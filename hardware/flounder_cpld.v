==> flow/design.v <==
module flounder_cpld(
    input CLK,
    input RST,
    input MREQ,
    input IOREQ,
    input R,
    input W,
    input [19:13] A,
    input KB_CLK,
    input KB_DATA,
    output [7:0] D,  
    output ROMEN,
    output RAMEN,
    output PIOEN,
    output LCDEN0,
    output LCDEN1,
    output USBEN
);
assign ROMEN = ~(~A[19] * ~A[18] * ~A[17] * ~A[16] * ~A[15] * ~MREQ * ~R);
assign RAMEN = ~(~A[19] * ~A[18] * ~A[17] * ~A[16] * A[15] * ~MREQ);
assign PIOEN = ~(~A[15] * ~A[14] * A[13] * ~IOREQ);
assign CPLDEN = ~(~A[15] * A[14] * ~A[13] * ~IOREQ);
assign LCDEN0 = ~A[15] * A[14] * A[13] * ~IOREQ;
assign LCDEN1 = A[15] * ~A[14] * ~A[13] * ~IOREQ;
assign USBEN = ~(A[15] * ~A[14] * A[13] * ~IOREQ);
reg [3:0] kb_index = 0;
reg [7:0] kb_val = 0;
reg [7:0] temp_val = 0;
reg kb_clk_read = 0;
reg [3:0] sample_delay = 0;
always @(posedge CLK) begin
    if (~RST) begin
        kb_index <= 0;
        kb_val <= 0;
        temp_val <= 0;
    end
    else begin
        if (~KB_CLK) begin
            if (~kb_clk_read)
                sample_delay <= sample_delay + 1;
            if (sample_delay == 8) begin
                case (kb_index)
                        0:;
                        1: temp_val[0] <= KB_DATA;
                        2: temp_val[1] <= KB_DATA;
                        3: temp_val[2] <= KB_DATA;
                        4: temp_val[3] <= KB_DATA;
                        5: temp_val[4] <= KB_DATA;
                        6: temp_val[5] <= KB_DATA;
                        7: temp_val[6] <= KB_DATA;
                        8: temp_val[7] <= KB_DATA;
                        9:;
                        10: kb_val <= temp_val;     
                    endcase
                    if (kb_index < 10)
                        kb_index <= kb_index + 1;
                    else
                        kb_index <= 0;
                    kb_clk_read <= 1;
            end
        end
        else begin
            kb_clk_read <= 0;
            sample_delay <= 0;
        end
    end
end
assign D = (~CPLDEN) ? kb_val : 8'bZ;
endmodule
Reports on flounder_cpld
Tool output for the design above, in the order of the flow. Line numbers count from 1 in the design file above. Operators: Yosys type, input widths -> output width; for muxes data width and select width s. A cell with -- has no value.

Design top: flounder_cpld. Clock: CLK. Standard-cell library: sky130hd. Library corner: tt_025C_1v80.

Elaborated design
Counts by Yosys on the flattened word-level netlist (proc, flatten, opt, wreduce; memories kept). Register bits leave out memories and registers merged into their read ports (data or address). Print and check cells are left out. Cells with the same type and inputs are merged into one.

Bits in registers: 25. Memory bits (read-only): 0. The entry for latch bits reads 0. Under input port bits stands 15. The figure for bits in writable memories is 0. Under memory cells stands 0. The figure for word width x clocked read ports is 0. For cells after elaboration the number is 79.

For reduce/logical cells the number is 13. The entry for multiply operators reads 21. The entry for divide/modulo/power cells reads 0. The entry for add/subtract/negate cells reads 2. The figure for multiplexer cells is 4. Magnitude comparators: 1. Under equal/unequal tests stands 11. For bitwise gates (word level) the number is 15. The entry for shift operators reads 0.

Operator list (number): $reduce_and 3->1 (9); $mul 1x1->1 (21); $eq 4x3->1 const B (4); $not 1->1 (15); $eq 4x4->1 const B (3); $add 4x1->4 const B (2); $eq 4x2->1 const B (2); $mux 8 (1); $mux 4 (2); $reduce_and 2->1 (3); $eq 4x1->1 const B (1); $lt 4x4->1 const B (1); $ne 2x2->1 const B (1); $reduce_bool 2->1 (1); $mux 1 (1).

Longest topological paths
Longest topological path by Yosys (ltp), each cell counted once; first at word level (registers and memories cut), then after technology mapping (sequential cells cut; the memories' decode and read muxes count).

Under word-level depth stands 8. ABC_AREA: 0. Under depth in mapped cells stands 6. The entry for depth with buffers taken out reads 5.

After synthesis
Source: synth_stat.txt of the flow (Yosys; design flattened, memories mapped). It holds for the ABC_AREA given above (unset counts as 0); a run with the other value may have another netlist. Totals and module areas in this step are rounded.

Cell types: sky130_fd_sc_hd__dfxtp_1 (number 20, total area 400.384 µm²); sky130_fd_sc_hd__mux2i_1 (number 16, total area 160.154 µm²); sky130_fd_sc_hd__edfxtp_1 (number 5, total area 150.144 µm²); sky130_fd_sc_hd__nand2_1 (number 22, total area 82.579 µm²); sky130_fd_sc_hd__ha_1 (number 6, total area 75.072 µm²); sky130_fd_sc_hd__nand3_1 (number 8, total area 40.038 µm²); sky130_fd_sc_hd__nor2_1 (number 7, total area 26.275 µm²); sky130_fd_sc_hd__nand4_1 (number 4, total area 25.024 µm²); sky130_fd_sc_hd__a21boi_0 (number 3, total area 22.522 µm²); sky130_fd_sc_hd__nand4bb_1 (number 2, total area 22.522 µm²); sky130_fd_sc_hd__o21ai_0 (number 4, total area 20.019 µm²); sky130_fd_sc_hd__inv_1 (number 5, total area 18.768 µm²); sky130_fd_sc_hd__and2b_1 (number 2, total area 15.014 µm²); sky130_fd_sc_hd__and4bb_2 (number 1, total area 12.512 µm²); sky130_fd_sc_hd__nand4_2 (number 1, total area 12.512 µm²); sky130_fd_sc_hd__o221a_2 (number 1, total area 11.261 µm²); sky130_fd_sc_hd__and3b_2 (number 1, total area 10.01 µm²); sky130_fd_sc_hd__nor4bb_1 (number 1, total area 10.01 µm²).

Not listed: further types 10, cells in them 11.

Cells in the netlist: 120. The figure for buffer cells is 3. Flip-flops: 25. For sequential area the number is 550 µm². The entry for synthesis area reads 1200 µm².

Path before layout
Source: OpenSTA report_checks on the synthesized netlist (no wires, ideal clock, input and output delay 20% of the period each), path of least setup slack; recovery checks are left aside. Register names are those of the netlist, which keeps one name where synthesis merged equal registers.

Kind: in2out. Start: input A[19]. End: output RAMEN. The figure for driving pins on the path is 3. For buffers on the path the number is 0. The figure for arrival is 1.323 ns. For period the number is 3.0 ns. Under data required time stands 2.400 ns. For path delay the number is 0.723 ns. Path slack: 1.077 ns. Period reached after synthesis: 1.923 ns.

"path delay" = arrival - input delay + setup time. A path that ends at an output port has no setup time. "driving pins on the path": output pins that drive a net of the path, with the launching flip-flop's if there is one; two outputs of one cell count as two. "period reached after synthesis" = period - worst setup slack (recovery checks aside). The figure is calculated, with input and output delays left at 20% of the set period. The rows between start and end are the longest chain of elaborated cells between them; the timing report does not say that the signal goes this way. Where chains are equally long, one stands for them. A line is the first line of the expression or statement that the cell stems from. Yosys adds cells for indexed reads and writes and turns some case tables into memories.

Path through: sky130_fd_sc_hd__or4_1 -> sky130_fd_sc_hd__nor2_1 -> sky130_fd_sc_hd__nand2_1. For length of the longest elaborated chain the number is 7. For elaborated cells on any way between the ends the number is 7.

RTL lines, path post-synthesis: from (decl) (RTL line 8) `input [19:13] A,`; $not 1->1 (RTL line 20) `assign RAMEN = ~(~A[19] * ~A[18] * ~A[17] * ~A[16] * A[15] * ~MREQ);`; $mul 1x1->1 (5 in a row) (RTL line 20); $not 1->1 (RTL line 20); to (decl) (RTL line 13) `output RAMEN,`.

Path in the finished layout
From the final timing report of entry A: the path of least setup slack in the routed layout; clock arrival at registers is part of the times.

Kind: in2out. Start: input MREQ. End: output RAMEN. Under data required time stands 1.29 ns. Path slack: 0.03 ns. The figure for arrival is 1.26 ns. The figure for driving pins on the path is 5. For buffers on the path the number is 2. For period the number is 1.61 ns.

The rows between start and end are the longest chain of elaborated cells between them; the timing report does not say that the signal goes this way. Where chains are equally long, one stands for them.

Path through: sky130_fd_sc_hd__buf_6 -> sky130_fd_sc_hd__or4_4 -> sky130_fd_sc_hd__nor2_4 -> sky130_fd_sc_hd__nand2_1 -> sky130_fd_sc_hd__buf_2. For length of the longest elaborated chain the number is 3. For elaborated cells on any way between the ends the number is 3.

RTL lines, path after layout: from (decl) (RTL line 4) `input MREQ,`; $not 1->1 (RTL line 20) `assign RAMEN = ~(~A[19] * ~A[18] * ~A[17] * ~A[16] * A[15] * ~MREQ);`; $mul 1x1->1 (RTL line 20); $not 1->1 (RTL line 20); to (decl) (RTL line 13) `output RAMEN,`.

Record of 2 stored runs of the RTL-to-layout flow on flounder_cpld, platform sky130hd. The runs are unordered. Constraints: input delay and output delay 20% of the set period each, output load 0.01 pF. "time on the worst setup path" is the time allowed to the run's worst setup path (the clock period less input and output delay, where it has them) less its slack. Clock arrival times count: a late capture clock shortens it, a late launch clock lengthens it. Measured values are rounded.

Files of entry A:
==> flow/run.sh <==
#!/bin/bash
# the make line also repeats the synthesis and layout settings of config.mk as NAME=value (left out here)
make -C /OpenROAD-flow-scripts/flow DESIGN_CONFIG=/design/flow/config.mk WORK_HOME=/design/flow/orfs CLKGATE_MAP_FILE= finish
==> flow/config.mk <==
export PLATFORM = sky130hd
export DESIGN_NAME = flounder_cpld
export DESIGN_NICKNAME = flounder_cpld
export VERILOG_FILES = /design/flow/design.v
export SDC_FILE = /design/flow/constraint.sdc
export NUM_CORES = 4
export LEC_CHECK = 0
export CAP_MARGIN = 20
export CORE_MARGIN = 2
export CORE_UTILIZATION = 40
export SETUP_SLACK_MARGIN = 0.04
export SLEW_MARGIN = 20
==> flow/constraint.sdc <==
create_clock -name core_clock -period 1.61 [get_ports {CLK}]
set_input_delay 0.3220 -clock core_clock [delete_from_list [all_inputs] [get_ports {CLK}]]
set_output_delay 0.3220 -clock core_clock [all_outputs]
set_load 0.01 [all_outputs]

Results of entry A. The chip area in the Yosys report reads 1,200 µm². The die area is 3,400 µm². The measured standard-cell area of the final layout is 1,600 µm². The utilization reads 0.58. The worst setup slack after layout stands at 0.025 ns. The time on the worst setup path stands at 0.94 ns. Critical path type: in2out.

Files of entry B:
==> flow/run.sh <==
#!/bin/bash
# the make line also repeats the synthesis and layout settings of config.mk as NAME=value (left out here)
make -C /OpenROAD-flow-scripts/flow DESIGN_CONFIG=/design/flow/config.mk WORK_HOME=/design/flow/orfs CLKGATE_MAP_FILE= finish
==> flow/config.mk <==
export PLATFORM = sky130hd
export DESIGN_NAME = flounder_cpld
export DESIGN_NICKNAME = flounder_cpld
export VERILOG_FILES = /design/flow/design.v
export SDC_FILE = /design/flow/constraint.sdc
export NUM_CORES = 4
export LEC_CHECK = 0
export ABC_AREA = 1
export CAP_MARGIN = 20
export CELL_PAD_IN_SITES_DETAIL_PLACEMENT = 1
export CORE_MARGIN = 2
export CORE_UTILIZATION = 64
export CTS_CLUSTER_DIAMETER = 343
export GPL_ROUTABILITY_DRIVEN = 1
export PLACE_DENSITY_LB_ADDON = 0.04
export SETUP_SLACK_MARGIN = 0.24
export SLEW_MARGIN = 0
export TNS_END_PERCENT = 20
==> flow/constraint.sdc <==
create_clock -name core_clock -period 1.15 [get_ports {CLK}]
set_input_delay 0.2300 -clock core_clock [delete_from_list [all_inputs] [get_ports {CLK}]]
set_output_delay 0.2300 -clock core_clock [all_outputs]
set_load 0.01 [all_outputs]

Outcome of entry B: incomplete, placement halted on DPL-0033.
