==> flow/design.v <==
module flounder_84_decoder(
	input CLK,
	input CLK2,
	input RST,
	input [19:0] ADDR,
	inout [7:0] DATA,
	output WAIT,
	input R,
	input W,
	input MREQ,
	input IOREQ,
	input M1,
	output NMI,
	output [2:0] INT,
	output RAMEN,
	output ROMEN,
	output USBEN,
	output PIOEN,
	output LCDEN0,
	output LCDEN1,
	input USBINT,
	output CLK_ASCI,
	input KB_CLK,
	input KB_DATA,
	output reg [2:0] LED,
	output [7:0] USER
);
wire CPLDEN;
assign ROMEN = ~(~ADDR[19] * ~ADDR[18] * ~ADDR[17] * ~ADDR[16] * ~ADDR[15] * ~MREQ * ~R);
assign RAMEN = ~(~ADDR[19] * ~ADDR[18] * ~ADDR[17] * ~ADDR[16] * ADDR[15] * ~MREQ);
assign PIOEN = ~(~ADDR[15] * ~ADDR[14] * ADDR[13] * ~IOREQ);
assign CPLDEN = ~ADDR[15] * ADDR[14] * ~ADDR[13] * ~IOREQ * M1;
assign LCDEN0 = ~ADDR[15] * ADDR[14] * ADDR[13] * ~IOREQ;
assign LCDEN1 = ADDR[15] * ~ADDR[14] * ~ADDR[13] * ~IOREQ;
assign USBEN = ~(ADDR[15] * ~ADDR[14] * ADDR[13] * ~IOREQ);
assign USER[5] = ~(ADDR[15] * ADDR[14] * ~ADDR[13] * ~IOREQ);
wire PS2EN = CPLDEN * ~ADDR[1] * ~ADDR[0];
wire LEDEN = CPLDEN * ~ADDR[1] * ADDR[0];
assign NMI = 1'bZ;
assign INT = 3'bZ;
assign WAIT = 1'bZ;
assign CLK_ASCI = CLK2;
reg [3:0] kb_index = 0;
reg [7:0] kb_val = 0;
reg [7:0] temp_val = 0;
reg kb_clk_read = 0;
reg [3:0] sample_delay = 0;
reg cpu_read_kb_val = 0;
always @(posedge CLK) begin
    if (~RST) begin
        kb_index <= 0;
        kb_val <= 0;
        temp_val <= 0;
        cpu_read_kb_val <= 0;
    end
    else begin
        if (PS2EN * ~W) cpu_read_kb_val <= 1;
        if (cpu_read_kb_val) kb_val <= 8'b0;
        if (~KB_CLK) begin
            if (~kb_clk_read)
                sample_delay <= sample_delay + 1'b1;
            if (sample_delay == 8) begin
                case (kb_index)
                        0:;
                        1: temp_val[0] <= KB_DATA;
                        2: temp_val[1] <= KB_DATA;
                        3: temp_val[2] <= KB_DATA;
                        4: temp_val[3] <= KB_DATA;
                        5: temp_val[4] <= KB_DATA;
                        6: temp_val[5] <= KB_DATA;
                        7: temp_val[6] <= KB_DATA;
                        8: temp_val[7] <= KB_DATA;
                        9:;
                        10:
                        begin
                            kb_val <= temp_val;     
                            cpu_read_kb_val <= 0;
                        end
                    endcase
                    if (kb_index < 10)
                        kb_index <= kb_index + 1'b1;
                    else
                        kb_index <= 0;
                    kb_clk_read <= 1;
            end
        end
        else begin
            kb_clk_read <= 0;
            sample_delay <= 0;
        end
    end
end
assign DATA = (PS2EN * ~R) ? kb_val : 8'bZ;
always @(posedge CLK) begin
	if (~RST) LED <= 3'b0;
	else if (LEDEN) LED <= DATA[2:0];
end
endmodule
# --- Reports on flounder_84_decoder ---
# What the tools print for flounder_84_decoder, step after step.
# Lines are those of the file above, counted from 1.
setup:
  top: "flounder_84_decoder"
  clock: "CLK"
  lib: "sky130hd"
  lib_corner: "tt_025C_1v80"

# --- Elaborated design ---
# Yosys after proc, flatten, opt, wreduce and memory -nomap, before mapping. Memory bits, and registers merged into a memory's read port (data or address), are not among the register bits. Print and check cells are not counted. Equal cells are merged and count once.
bits:
  regBits: 29
  in_bits: 31
  output_inout_bits: 31
  wordCells: 101
classes:
  addsub: 2
  multipliers: 30
  cmp: 1
  eq_ne: 11
  mux: 12
  bitwise: 19
  reduce_and_logical: 12
ops:
  columns: ["op", "count"]
  rows:
  - ["8-bit two-way mux", 5]
  - ["1-bit by 1-bit multiplier with 1-bit output", 30]
  - ["3-bit AND reduction", 8]
  - ["1-bit NOT", 19]
  - ["4-bit by 3-bit equality test with 1-bit output (second input constant)", 4]
  - ["4-bit equality test (second input constant)", 3]
  - ["4-bit by 1-bit adder with 4-bit output (second input constant)", 2]
  - ["4-bit by 2-bit equality test with 1-bit output (second input constant)", 2]
  - ["4-bit two-way mux", 2]
  - ["2-bit AND reduction", 3]
  - ["1-bit two-way mux", 5]
  - ["4-bit by 1-bit equality test with 1-bit output (second input constant)", 1]
  - ["4-bit < comparator (second input constant)", 1]
  - ["2-bit inequality test (second input constant)", 1]
  - ["2-bit nonzero test", 1]

# --- Longest topological paths ---
# Yosys ltp: most cells in a row. Word level: on the elaborated netlist, between registers, memories and ports. Mapped: between sequential cells and ports; inverters and the memories' decode and read muxes count.
logic_depth:
  depth_word: 12
  ABC_AREA: 0
  depth_mapped: 6
  depth_no_buf: 5

# --- After synthesis ---
# The flow's flattened synthesis, as Yosys stat reports it; memories are mapped. The netlist is that of the ABC_AREA named above (0 if unset); the other value can give another one.
mapped:
  mapped_cells: 161
  area_um2: 1512.7
  seqArea_um2: 630.6
  flip_flops: 29
  buf_cells: 20
types:
  columns: ["cell_type", "count", "area_total_um2"]
  rows:
  - ["sky130_fd_sc_hd__dfxtp_1", 24, 480.461]
  - ["sky130_fd_sc_hd__mux2i_1", 19, 190.182]
  - ["sky130_fd_sc_hd__edfxtp_1", 5, 150.144]
  - ["sky130_fd_sc_hd__buf_4", 14, 105.101]
  - ["sky130_fd_sc_hd__nand2_1", 23, 86.333]
  - ["sky130_fd_sc_hd__ha_1", 6, 75.072]
  - ["sky130_fd_sc_hd__nand3b_1", 8, 60.058]
  - ["sky130_fd_sc_hd__nand3_1", 10, 50.048]
  - ["sky130_fd_sc_hd__nor2_1", 12, 45.043]
  - ["sky130_fd_sc_hd__nor2b_1", 4, 25.024]
  - ["sky130_fd_sc_hd__inv_1", 6, 22.522]
  - ["sky130_fd_sc_hd__buf_2", 3, 15.014]
  - ["sky130_fd_sc_hd__and4bb_2", 1, 12.512]
  - ["sky130_fd_sc_hd__buf_6", 1, 11.261]
  - ["sky130_fd_sc_hd__nand4bb_1", 1, 11.261]
  - ["sky130_fd_sc_hd__a21oi_1", 2, 10.01]
  - ["sky130_fd_sc_hd__a41o_1", 1, 10.01]
  - ["sky130_fd_sc_hd__nor4bb_1", 1, 10.01]
# Other cell types: 19; their cells: 20.

# --- Worst setup path after synthesis ---
# OpenSTA on the mapped netlist: ideal clock, no wires. The path of least setup slack (recovery checks aside). Input and output delay are each 20% of the period. Register names are those of the netlist, which keeps one name where synthesis merged equal registers.
synth_path:
  path_kind: "reg-to-reg"
  start: "register sample_delay[0]"
  end: "register cpu_read_kb_val"
  clock_period_ns: 1.36
  setup_time_ns: 0.116
  launch_ns: 0.000
  arrival_ns: 1.262
  t_required_ns: 1.244
  slack_ns: -0.018
  delay_ns: 1.378
  path_stages: 7
  path_buffers: 1
  period_less_setup_slack_ns: 1.378
# "delay_ns" = arrival - input delay + setup time.
# "path_stages" counts driving pins, that of a launching flip-flop among them; a cell with two outputs on the path counts twice.
# "period_less_setup_slack_ns" = period - worst setup slack (recovery checks aside). The figure is calculated, with input and output delays left at 20% of the set period.
# Between the ends stands the longest chain of elaborated cells between them, by number of cells; it is not shown to be the way that was timed. Of several equally long chains one is given.
# Each line given opens the expression or statement behind the cell; cells for indexed reads and writes are added by Yosys, which also makes memories of some case tables.
# A register here has more assigning lines than the two given.
synth_via:
  path_cell_list: "sky130_fd_sc_hd__edfxtp_1 -> sky130_fd_sc_hd__inv_1 -> sky130_fd_sc_hd__ha_1 -> sky130_fd_sc_hd__and3b_1 -> sky130_fd_sc_hd__nand3_1 -> sky130_fd_sc_hd__buf_2 -> sky130_fd_sc_hd__and3_1"
  elab_chain_len: 3
  cells_between: 3
  lines_between: 2
  cone_classes: "eq/ne (1); mux (2)"
synth_rtl:
  columns: ["element", "line_no", "text"]
  rows:
  - ["from (decl)", 47, "reg [3:0] sample_delay = 0;"]
  - ["from (assign)", 61, "sample_delay <= sample_delay + 1'b1;"]
  - ["from (assign)", 89, "sample_delay <= 0;"]
  - ["4-bit equality test", 62, "if (sample_delay == 8) begin"]
  - ["1-bit two-way mux", 62, null]
  - ["1-bit two-way mux", 59, "if (~KB_CLK) begin"]
  - ["to (assign)", 54, "cpu_read_kb_val <= 0;"]
  - ["to (assign)", 57, "if (PS2EN * ~W) cpu_read_kb_val <= 1;"]
  - ["to (decl)", 48, "reg cpu_read_kb_val = 0;"]

# --- Path in the finished layout ---
# Path of least setup slack in the final report of stored run 1 (OpenROAD, finished layout, wires in). Where an end is a register, its clock arrival counts in the times.
layout_path:
  path_kind: "input-to-output"
  start: "input ADDR[14]"
  end: "output PIOEN"
  clock_period_ns: 1.58
  input_delay_ns: 0.32
  output_delay_ns: 0.32
  launch_ns: 0.32
  arrival_ns: 1.23
  t_required_ns: 1.26
  slack_ns: 0.03
  path_stages: 3
  path_buffers: 2
# Between the ends stands the longest chain of elaborated cells between them, by number of cells; it is not shown to be the way that was timed. Of several equally long chains one is given.
layout_via:
  path_cell_list: "sky130_fd_sc_hd__dlygate4sd2_1 -> sky130_fd_sc_hd__or4b_4 -> sky130_fd_sc_hd__buf_6"
  elab_chain_len: 5
  cells_between: 5
  cone_classes: "mul (3); logic (2)"
layout_rtl:
  columns: ["element", "line_no", "text"]
  rows:
  - ["from (decl)", 5, "input [19:0] ADDR,"]
  - ["1-bit NOT", 31, "assign PIOEN = ~(~ADDR[15] * ~ADDR[14] * ADDR[13] * ~IOREQ);"]
  - ["1-bit by 1-bit multiplier with 1-bit output (3 in a row)", 31, null]
  - ["1-bit NOT", 31, null]
  - ["to (decl)", 18, "output PIOEN,"]

Subject: flow runs of flounder_84_decoder

Hi,

Flow measurements of flounder_84_decoder on sky130hd: 2 stored runs with different settings, listed in no order. Input and output delays are each 20% of the period that was set; the output load is 0.01 pF.
"critical_path_time_ns" is the time allowed to the run's worst setup path (the clock period less input and output delay, where it has them) less its slack. Clock arrival times count: a late capture clock shortens it, a late launch clock lengthens it.
"power_total_uw" rests on the timing tool's default activity at the inputs, not on a simulated workload.

--- stored run 1 ---
==> flow/run.sh <==
#!/bin/bash
# the make line also repeats the synthesis and layout settings of config.mk as NAME=value (left out here)
make -C /OpenROAD-flow-scripts/flow DESIGN_CONFIG=/design/flow/config.mk WORK_HOME=/design/flow/orfs CLKGATE_MAP_FILE= finish
==> flow/config.mk <==
export PLATFORM = sky130hd
export DESIGN_NAME = flounder_84_decoder
export DESIGN_NICKNAME = flounder_84_decoder
export VERILOG_FILES = /design/flow/design.v
export SDC_FILE = /design/flow/constraint.sdc
export NUM_CORES = 4
export LEC_CHECK = 0
export CAP_MARGIN = 20
export CORE_MARGIN = 2
export CORE_UTILIZATION = 34
export SLEW_MARGIN = 20
==> flow/constraint.sdc <==
create_clock -name core_clock -period 1.58 [get_ports {CLK}]
set_input_delay 0.3160 -clock core_clock [delete_from_list [all_inputs] [get_ports {CLK}]]
set_output_delay 0.3160 -clock core_clock [all_outputs]
set_load 0.01 [all_outputs]

==> results, as YAML <==
results:
  synth_area_um2: 1512.7
  die_um2: 4998.5
  final_util_pct: 46.2
  ws_setup_ns: 0.033
  holdWs_ns: 0.185
  power_total_uw: 1637
  critical_path_time_ns: 0.91
  worstPathKind: "input-to-output"

--- stored run 2 ---
==> flow/run.sh <==
#!/bin/bash
# the make line also repeats the synthesis and layout settings of config.mk as NAME=value (left out here)
make -C /OpenROAD-flow-scripts/flow DESIGN_CONFIG=/design/flow/config.mk WORK_HOME=/design/flow/orfs CLKGATE_MAP_FILE= finish
==> flow/config.mk <==
export PLATFORM = sky130hd
export DESIGN_NAME = flounder_84_decoder
export DESIGN_NICKNAME = flounder_84_decoder
export VERILOG_FILES = /design/flow/design.v
export SDC_FILE = /design/flow/constraint.sdc
export NUM_CORES = 4
export LEC_CHECK = 0
export CAP_MARGIN = 20
export CORE_MARGIN = 2
export CORE_UTILIZATION = 15
export CTS_CLUSTER_DIAMETER = 166
export PLACE_DENSITY_LB_ADDON = 0.06
export SETUP_SLACK_MARGIN = 0.15
export SLEW_MARGIN = 35
export TNS_END_PERCENT = 5
==> flow/constraint.sdc <==
create_clock -name core_clock -period 1.22 [get_ports {CLK}]
set_input_delay 0.2440 -clock core_clock [delete_from_list [all_inputs] [get_ports {CLK}]]
set_output_delay 0.2440 -clock core_clock [all_outputs]
set_load 0.01 [all_outputs]

==> results, as YAML <==
results:
  synth_area_um2: 1512.7
  die_um2: 10903.5
  final_util_pct: 23.1
  ws_setup_ns: -0.189
  holdWs_ns: 0.099
  power_total_uw: 2134
  critical_path_time_ns: 1.41
  worstPathKind: "reg-to-reg"

Regards
